==> flow/design.v <==
`timescale 1ns / 1ps
module keyStabilizer #(
	parameter relaxTimeInMs=20)(
	input sysClk,
	input sysRst,
	input [1:0]rawKey,
	output [1:0]stableKey);
	reg [1:0]keyFlag;
	reg [32:0]counts[0:1];
	always @(posedge sysClk or negedge  sysRst)
	begin
		if(!sysRst)begin
			counts[0]<=0;
			keyFlag[0]<=0;
		end
		else begin
			if(counts[0]<3)
				counts[0]<=counts[0]+1;
			else begin
				keyFlag[0]<=rawKey[0];
				counts[0]<=0;
			end
		end
	end
	always @(posedge sysClk or negedge sysRst)
	begin
		if(!sysRst)begin
			counts[1]<=0;
			keyFlag[1]<=0;
		end
		else begin
			if(counts[1]<3)
				counts[1]<=counts[1]+1;
			else begin
				keyFlag[1]<=rawKey[1];
				counts[1]<=0;
			end
		end
	end
	assign stableKey[0]=rawKey[0] & keyFlag[0];
	assign stableKey[1]=rawKey[1] & keyFlag[1];
endmodule
module testKeyStabilizer();
	reg sysClk;
	reg sysRst;
	reg [1:0]rawKey;
	wire [1:0]stableKey;
    keyStabilizer U1(
        .sysClk(sysClk),
        .sysRst(sysRst),
        .rawKey(rawKey),
        .stableKey(stableKey));
    initial begin
        sysClk = 0;
        sysRst = 1;
    #5  sysRst =0;
	 #5  sysRst =1;
    #20  rawKey = 3;
    #1  rawKey=0;
    #1  rawKey=3;
	 #1  rawKey=0;
    #1  rawKey=3;
	 #1  rawKey=0;
    #1  rawKey=3;
    #50  rawKey  = 0;
    #50  rawKey  = 3;
    #50  rawKey  = 0;
    end
    always begin 
    #1 sysClk = ~sysClk;
    end
endmodule
Step by step through the tools: keyStabilizer --
The steps from the RTL of keyStabilizer to its reports follow in flow order. Lines are those of the file above, counted from 1. Library cell names are shortened. The mark -- stands for no value.
Design: design top keyStabilizer, clock input sysClk, standard-cell library sky130hd, library corner tt_025C_1v80

Word level --
Yosys after proc, flatten, opt, wreduce and memory -nomap, before mapping. Enables and synchronous resets that opt folds into registers are not counted as muxes. Print and check cells are not counted. Equal cells are merged and count once.
Word-level totals: bits in registers 68, bits of input ports 4, output and inout bits 2, elaborated cells 12
Cells by class: add/subtract/negate cells 2, magnitude comparators 2, mux-type cells 2, bitwise logic cells 2
Operators with widths (number):
- 33-bit by 1-bit adder with 33-bit output (second input constant) | 2
- 33-bit by 2-bit less-than comparator with 1-bit output (second input constant) | 2
- 33-bit 2-to-1 mux | 2
- 1-bit bitwise AND | 2

Logic depth --
Depth = most cells in a row (Yosys ltp): at word level without a register or memory, in the mapped netlist without a sequential cell, where the memories' decode and read muxes count.
Depth: word-level depth 2, ABC_AREA 0, gate-level depth with buffers 4, mapped depth without buffers 4

Mapped cells and area --
The flow's flattened synthesis, as Yosys stat reports it; memories are mapped. The netlist is that of the ABC_AREA named above (0 if unset); the other value can give another one.
Cells by type:
- dfrtp_1 | number 68, area in all 1.7E+03 um2
- nor4_1 | number 12, area in all 75.072 um2
- mux2_4 | number 2, area in all 30.029 um2
- ha_1 | number 2, area in all 25.024 um2
- a2111o_1 | number 2, area in all 22.522 um2
- nor2_1 | number 6, area in all 22.522 um2
- xnor2_1 | number 2, area in all 17.517 um2
- or4_1 | number 2, area in all 15.014 um2
- and2_1 | number 2, area in all 12.512 um2
- nand4_1 | number 2, area in all 12.512 um2
- nand3_1 | number 2, area in all 10.01 um2
- nor3_1 | number 2, area in all 10.01 um2
- inv_1 | number 2, area in all 7.507 um2
- conb_1 | number 1, area in all 3.754 um2
Mapped netlist: standard cells after synthesis 107, synthesis area 0.0019656 mm2, area of sequential cells 0.0017016 mm2, mapped flip-flops 68, buffers 0

Path before layout --
OpenSTA on the mapped netlist: ideal clock, no wires. The path of least setup slack (recovery checks aside). Input and output delay are each 20% of the period. Register names are those of the netlist, which keeps one name where synthesis merged equal registers.
Path after synthesis: path type flip-flop to flip-flop, start point reg counts[0][31], end point reg keyFlag[0], clock period 1.79 ns, setup time 0.125 ns, arrival 1.538 ns, required time 1.665 ns, setup slack 0.127 ns, path delay 1.663 ns, driving pins on the path 4, buffers on the path 0, synthesis period reached 1.663 ns
"path delay" = arrival - input delay + setup time. "driving pins on the path": output pins that drive a net of the path, with the launching flip-flop's if there is one; two outputs of one cell count as two. "synthesis period reached" = period - worst setup slack (recovery checks aside). The figure is calculated, with input and output delays left at 20% of the set period. Between the ends stands the longest chain of elaborated cells between them, by number of cells; it is not shown to be the way that was timed. Of several equally long chains one is given. A line is the first line of the expression or statement that the cell stems from. Yosys adds cells for indexed reads and writes and turns some case tables into memories. At most two assigning lines are given for a register; there are more.
Between the ends, after synthesis: path through dfrtp_1 > or4_1 > a2111o_1 > mux2_4, cells in the longest elaborated chain 1, elaborated cells between the ends (all ways) 1, RTL lines with such cells 1
RTL lines, path after synthesis:
- from (decl) | RTL line 9 | reg [32:0]counts[0:1];
- from (assign) | RTL line 13 | counts[0]<=0;
- from (assign) | RTL line 18 | counts[0]<=counts[0]+1;
- 33-bit by 2-bit less-than comparator with 1-bit output | RTL line 17 | if(counts[0]<3)
- to (assign) | RTL line 14 | keyFlag[0]<=0;
- to (assign) | RTL line 20 | keyFlag[0]<=rawKey[0];
- to (decl) | RTL line 8 | reg [1:0]keyFlag;

Path in the finished layout --
From the final timing report of record 1: the path of least setup slack in the routed layout; clock arrival at registers is part of the times.
Path after layout: path type flip-flop to flip-flop, start point reg counts[1][32], end point reg keyFlag[1], clock period 1.34 ns, setup time 0.11 ns, arrival 1.96 ns, required time 1.54 ns, setup slack -0.41 ns, driving pins on the path 4, buffers on the path 0
Between the ends stands the longest chain of elaborated cells between them, by number of cells; it is not shown to be the way that was timed. Of several equally long chains one is given. At most two assigning lines are given for a register; there are more.
Between the ends, after layout: path through dfrtp_1 > or4_1 > a2111o_1 > mux2_4, cells in the longest elaborated chain 1, elaborated cells between the ends (all ways) 1, RTL lines with such cells 1
RTL lines, path after layout:
- from (decl) | RTL line 9 | reg [32:0]counts[0:1];
- from (assign) | RTL line 28 | counts[1]<=0;
- from (assign) | RTL line 33 | counts[1]<=counts[1]+1;
- 33-bit by 2-bit less-than comparator with 1-bit output | RTL line 32 | if(counts[1]<3)
- to (assign) | RTL line 29 | keyFlag[1]<=0;
- to (assign) | RTL line 35 | keyFlag[1]<=rawKey[1];
- to (decl) | RTL line 8 | reg [1:0]keyFlag;

Hand-over note for keyStabilizer

Flow measurements of keyStabilizer on sky130hd: 2 stored runs with different settings, listed in no order. Input and output delays are each 20% of the period that was set; the output load is 0.01 pF.

* Record 1 | settings: period_ns 1.34; CORE_UTILIZATION 23; CORE_ASPECT_RATIO 1.63; CELL_PAD_IN_SITES_GLOBAL_PLACEMENT 2; GPL_TIMING_DRIVEN 0; CTS_CLUSTER_DIAMETER 90; SLEW_MARGIN 15; MAX_ROUTING_LAYER met5; CAP_MARGIN 20; CORE_MARGIN 2 | results: die size 0.0093239 mm2; worst setup slack after layout -0.413 ns; std-cell area (final layout) 0.0027401 mm2; sum of negative setup slack -2.348 ns; chip area in the Yosys report 0.0019656 mm2
* Record 2 | settings: period_ns 2.04; CORE_UTILIZATION 43; PLACE_DENSITY_LB_ADDON 0.1; HOLD_SLACK_MARGIN 0.19; CTS_CLUSTER_SIZE 90; CAP_MARGIN 25; MAX_ROUTING_LAYER met5; CORE_MARGIN 2; SLEW_MARGIN 20 | results: die size 0.005128 mm2; worst setup slack after layout 0.104 ns; std-cell area (final layout) 0.0025324 mm2; sum of negative setup slack 0.000 ns; chip area in the Yosys report 0.0019656 mm2

End of note.
