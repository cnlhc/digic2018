==> flow/design.v <==
module RealClockGenerator #(
    parameter Period=1000,
    parameter SYS_CLK_SPEED=50000000
)(
    input sysClk,
    input sysRst,
    output reg dividedClock
);
reg [63:0]dividerCounter;
always @(posedge sysClk or posedge sysRst) begin
    if(sysRst) begin
        dividerCounter<=0;
        dividedClock<=0;
    end
    else begin
        if(dividerCounter<(Period*100000/2))begin
            dividerCounter<=dividerCounter+1;
        end
        else begin
            dividerCounter<=0;
            dividedClock<=~dividedClock;
        end
    end
end
endmodule
Tool chain data of RealClockGenerator --
The steps from the RTL of RealClockGenerator to its reports follow in flow order. Lines are those of the file above, counted from 1. Cell names lack the library's common part. The mark n/a stands for no value.
Set-up: design top RealClockGenerator, clock port sysClk, cell library sky130hd, corner tt_025C_1v80

Word level --
Yosys after proc, flatten, opt, wreduce and memory -nomap, before mapping. Enables and synchronous resets that opt folds into registers are not counted as muxes. Memory bits, and registers merged into a memory's read port (data or address), are not among the register bits. Print and check cells are not counted. Equal cells are merged and count once.
Operators by class: add/subtract/negate cells 1, magnitude comparators 1, multiplexer cells 1, bitwise logic cells 1
Operators by type and width (count):
- adder 64 x 1 -> 64 bit (second input constant) | 1
- < comparator 64 x 26 -> 1 bit (second input constant) | 1
- two-way mux 64 bit | 1
- inverter 1 bit | 1
Bit counts: register bits after elaboration 65, output and inout bits 1, elaborated cells 6

Logic depth --
Depth = most cells in a row (Yosys ltp): at word level without a register or memory, in the mapped netlist without a sequential cell, where the memories' decode and read muxes count.
Depth: depth in word-level cells 2, ABC_AREA 0, depth in mapped cells 8

Netlist --
Source: synth_stat.txt of the flow (Yosys; design flattened, memories mapped). It holds for the ABC_AREA given above (unset counts as 0); a run with the other value may have another netlist.
Synthesis totals: cell count 183, synthesis area 2329.7 um^2, flip-flops 65
Cell types:
- dfrtp_1 | count 65, total area 1626.56 um^2
- xor2_1 | count 15, total area 131.376 um^2
- nor2_1 | count 32, total area 120.115 um^2
- xnor2_1 | count 9, total area 78.826 um^2
- nor4_1 | count 11, total area 68.816 um^2
- nand3_1 | count 12, total area 60.058 um^2
- and4_1 | count 4, total area 35.034 um^2
- nand2_1 | count 9, total area 33.782 um^2
- nand4_1 | count 5, total area 31.28 um^2
- buf_6 | count 2, total area 22.522 um^2
- and3_1 | count 3, total area 18.768 um^2
- or4_1 | count 2, total area 15.014 um^2
- ha_1 | count 1, total area 12.512 um^2
- nor4b_1 | count 1, total area 8.758 um^2
- a211oi_1 | count 1, total area 7.507 um^2
- buf_4 | count 1, total area 7.507 um^2
- inv_1 | count 2, total area 7.507 um^2
- o211ai_1 | count 1, total area 7.507 um^2
Not listed: further types 7, cells in them 7.

Path before layout --
OpenSTA on the mapped netlist: ideal clock, no wires. The path of least setup slack (recovery checks aside). Input and output delay are each 20% of the period. Register names are those of the netlist, which keeps one name where synthesis merged equal registers.
Path post-synthesis: path kind register to register, from register dividerCounter[10], to register dividerCounter[12], period 2720 ps, library setup time 73 ps, arrival 2011 ps, required time 2647 ps, path slack 636 ps, path delay 2084 ps, stages on the path 8, path buffers 2, synthesis period reached 2084 ps
"path delay" is the arrival time less input delay plus setup time. "stages on the path": output pins that drive a net of the path, with the launching flip-flop's if there is one; two outputs of one cell count as two. "synthesis period reached" is the clock period less the worst setup slack; recovery checks do not enter. This is arithmetic on one report: input and output delays are still those of the set period (20% each). Between the ends stands the longest chain of elaborated cells between them, by number of cells; it is not shown to be the way that was timed. Of several equally long chains one is given. A line is the first line of the expression or statement that the cell stems from. Yosys adds cells for indexed reads and writes and turns some case tables into memories. At most two assigning lines are given for a register; there are more.
Between the ends, post-synthesis: cell sequence dfrtp_1 or4_1 o211ai_1 a21oi_1 or4_1 buf_4 buf_6 nor2_1, cells in the longest elaborated chain 2
RTL lines, path post-synthesis:
- start, declared | line 9 | reg [63:0]dividerCounter;
- start, assigned | line 12 | dividerCounter<=0;
- start, assigned | line 17 | dividerCounter<=dividerCounter+1;
- adder 64 x 1 -> 64 bit | line 17
- two-way mux 64 bit | line 16 | if(dividerCounter<(Period*100000/2))begin
- end, assigned | line 12
- end, assigned | line 17
- end, declared | line 9

Worst path after layout --
From the final timing report of run 1: the path of least setup slack in the routed layout; clock arrival at registers is part of the times. The path's times are printed in steps of 10 ps; the period is the one set.
Path after layout: path kind register to register, from register dividerCounter[10], to register dividedClock, period 1590 ps, library setup time 110 ps, arrival 2270 ps, required time 1810 ps, path slack -470 ps, stages on the path 7, path buffers 1
Between the ends stands the longest chain of elaborated cells between them, by number of cells; it is not shown to be the way that was timed. Of several equally long chains one is given. At most two assigning lines are given for a register; there are more.
Between the ends, after layout: cell sequence dfrtp_1 or4_1 o211ai_1 a21oi_1 or4_4 buf_6 xor2_1, cells in the longest elaborated chain 1
RTL lines, path after layout:
- start, declared | line 9 | reg [63:0]dividerCounter;
- start, assigned | line 12 | dividerCounter<=0;
- start, assigned | line 17 | dividerCounter<=dividerCounter+1;
- < comparator 64 x 26 -> 1 bit | line 16 | if(dividerCounter<(Period*100000/2))begin
- end, assigned | line 13 | dividedClock<=0;
- end, assigned | line 21 | dividedClock<=~dividedClock;
- end, declared | line 7 | output reg dividedClock

Below are 2 stored runs of the flow (Yosys, OpenROAD; platform sky130hd) on RealClockGenerator, each with its settings and what was measured, unordered. Constraints: input delay and output delay 20% of the set period each, output load 0.01 pF.
"period achieved": clock period set for the run, less the worst setup slack. It is reckoned from that one timing run; input and output delays stay at 20% of the period that was set.
"critical path time": the worst setup path's part of the clock period (all of it between registers, 20% less for each end at a port) less its slack. A launch clock that arrives late makes it longer, a capture clock that arrives late makes it shorter.
"critical path time" is known to 10 ps.

[run 1] flow files
==> flow/run.sh <==
#!/bin/bash
# the make line also repeats the synthesis and layout settings of config.mk as NAME=value (left out here)
make -C /OpenROAD-flow-scripts/flow DESIGN_CONFIG=/design/flow/config.mk WORK_HOME=/design/flow/orfs CLKGATE_MAP_FILE= finish
==> flow/config.mk <==
export PLATFORM = sky130hd
export DESIGN_NAME = RealClockGenerator
export DESIGN_NICKNAME = RealClockGenerator
export VERILOG_FILES = /design/flow/design.v
export SDC_FILE = /design/flow/constraint.sdc
export NUM_CORES = 4
export LEC_CHECK = 0
export ABC_AREA = 0
export CAP_MARGIN = 35
export CELL_PAD_IN_SITES_GLOBAL_PLACEMENT = 3
export CORE_MARGIN = 2
export CORE_UTILIZATION = 47
export CTS_CLUSTER_DIAMETER = 301
export GPL_TIMING_DRIVEN = 1
export MAX_ROUTING_LAYER = met5
export MIN_ROUTING_LAYER = met2
export PLACE_DENSITY = 0.81
export SLEW_MARGIN = 20
==> flow/constraint.sdc <==
create_clock -name core_clock -period 1.59 [get_ports {sysClk}]
set_input_delay 0.3180 -clock core_clock [delete_from_list [all_inputs] [get_ports {sysClk}]]
set_output_delay 0.3180 -clock core_clock [all_outputs]
set_load 0.01 [all_outputs]

[run 1] result: area of the standard cells in the finished layout 2,976.6 um^2; critical path time 2,060 ps; worst setup path type register to register; worst slack on setup checks -468 ps; period achieved 2,058 ps; mapped cell area after synthesis 2,329.7 um^2; die area 5,536.1 um^2

[run 2] flow files
==> flow/run.sh <==
#!/bin/bash
# the make line also repeats the synthesis and layout settings of config.mk as NAME=value (left out here)
make -C /OpenROAD-flow-scripts/flow DESIGN_CONFIG=/design/flow/config.mk WORK_HOME=/design/flow/orfs CLKGATE_MAP_FILE= finish
==> flow/config.mk <==
export PLATFORM = sky130hd
export DESIGN_NAME = RealClockGenerator
export DESIGN_NICKNAME = RealClockGenerator
export VERILOG_FILES = /design/flow/design.v
export SDC_FILE = /design/flow/constraint.sdc
export NUM_CORES = 4
export LEC_CHECK = 0
export ABC_AREA = 1
export CAP_MARGIN = 15
export CORE_MARGIN = 2
export CORE_UTILIZATION = 15
export CTS_CLUSTER_DIAMETER = 302
export MAX_ROUTING_LAYER = met4
export MIN_ROUTING_LAYER = met1
export PLACE_DENSITY_LB_ADDON = 0.15
export SETUP_SLACK_MARGIN = 0.0
export SLEW_MARGIN = 20
==> flow/constraint.sdc <==
create_clock -name core_clock -period 2.23 [get_ports {sysClk}]
set_input_delay 0.4460 -clock core_clock [delete_from_list [all_inputs] [get_ports {sysClk}]]
set_output_delay 0.4460 -clock core_clock [all_outputs]
set_load 0.01 [all_outputs]

[run 2] result: area of the standard cells in the finished layout 3,374.5 um^2; critical path time 1,290 ps; worst setup path type register to output; worst slack on setup checks 491 ps; period achieved 1,739 ps; mapped cell area after synthesis 2,665.1 um^2; die area 18,849.9 um^2
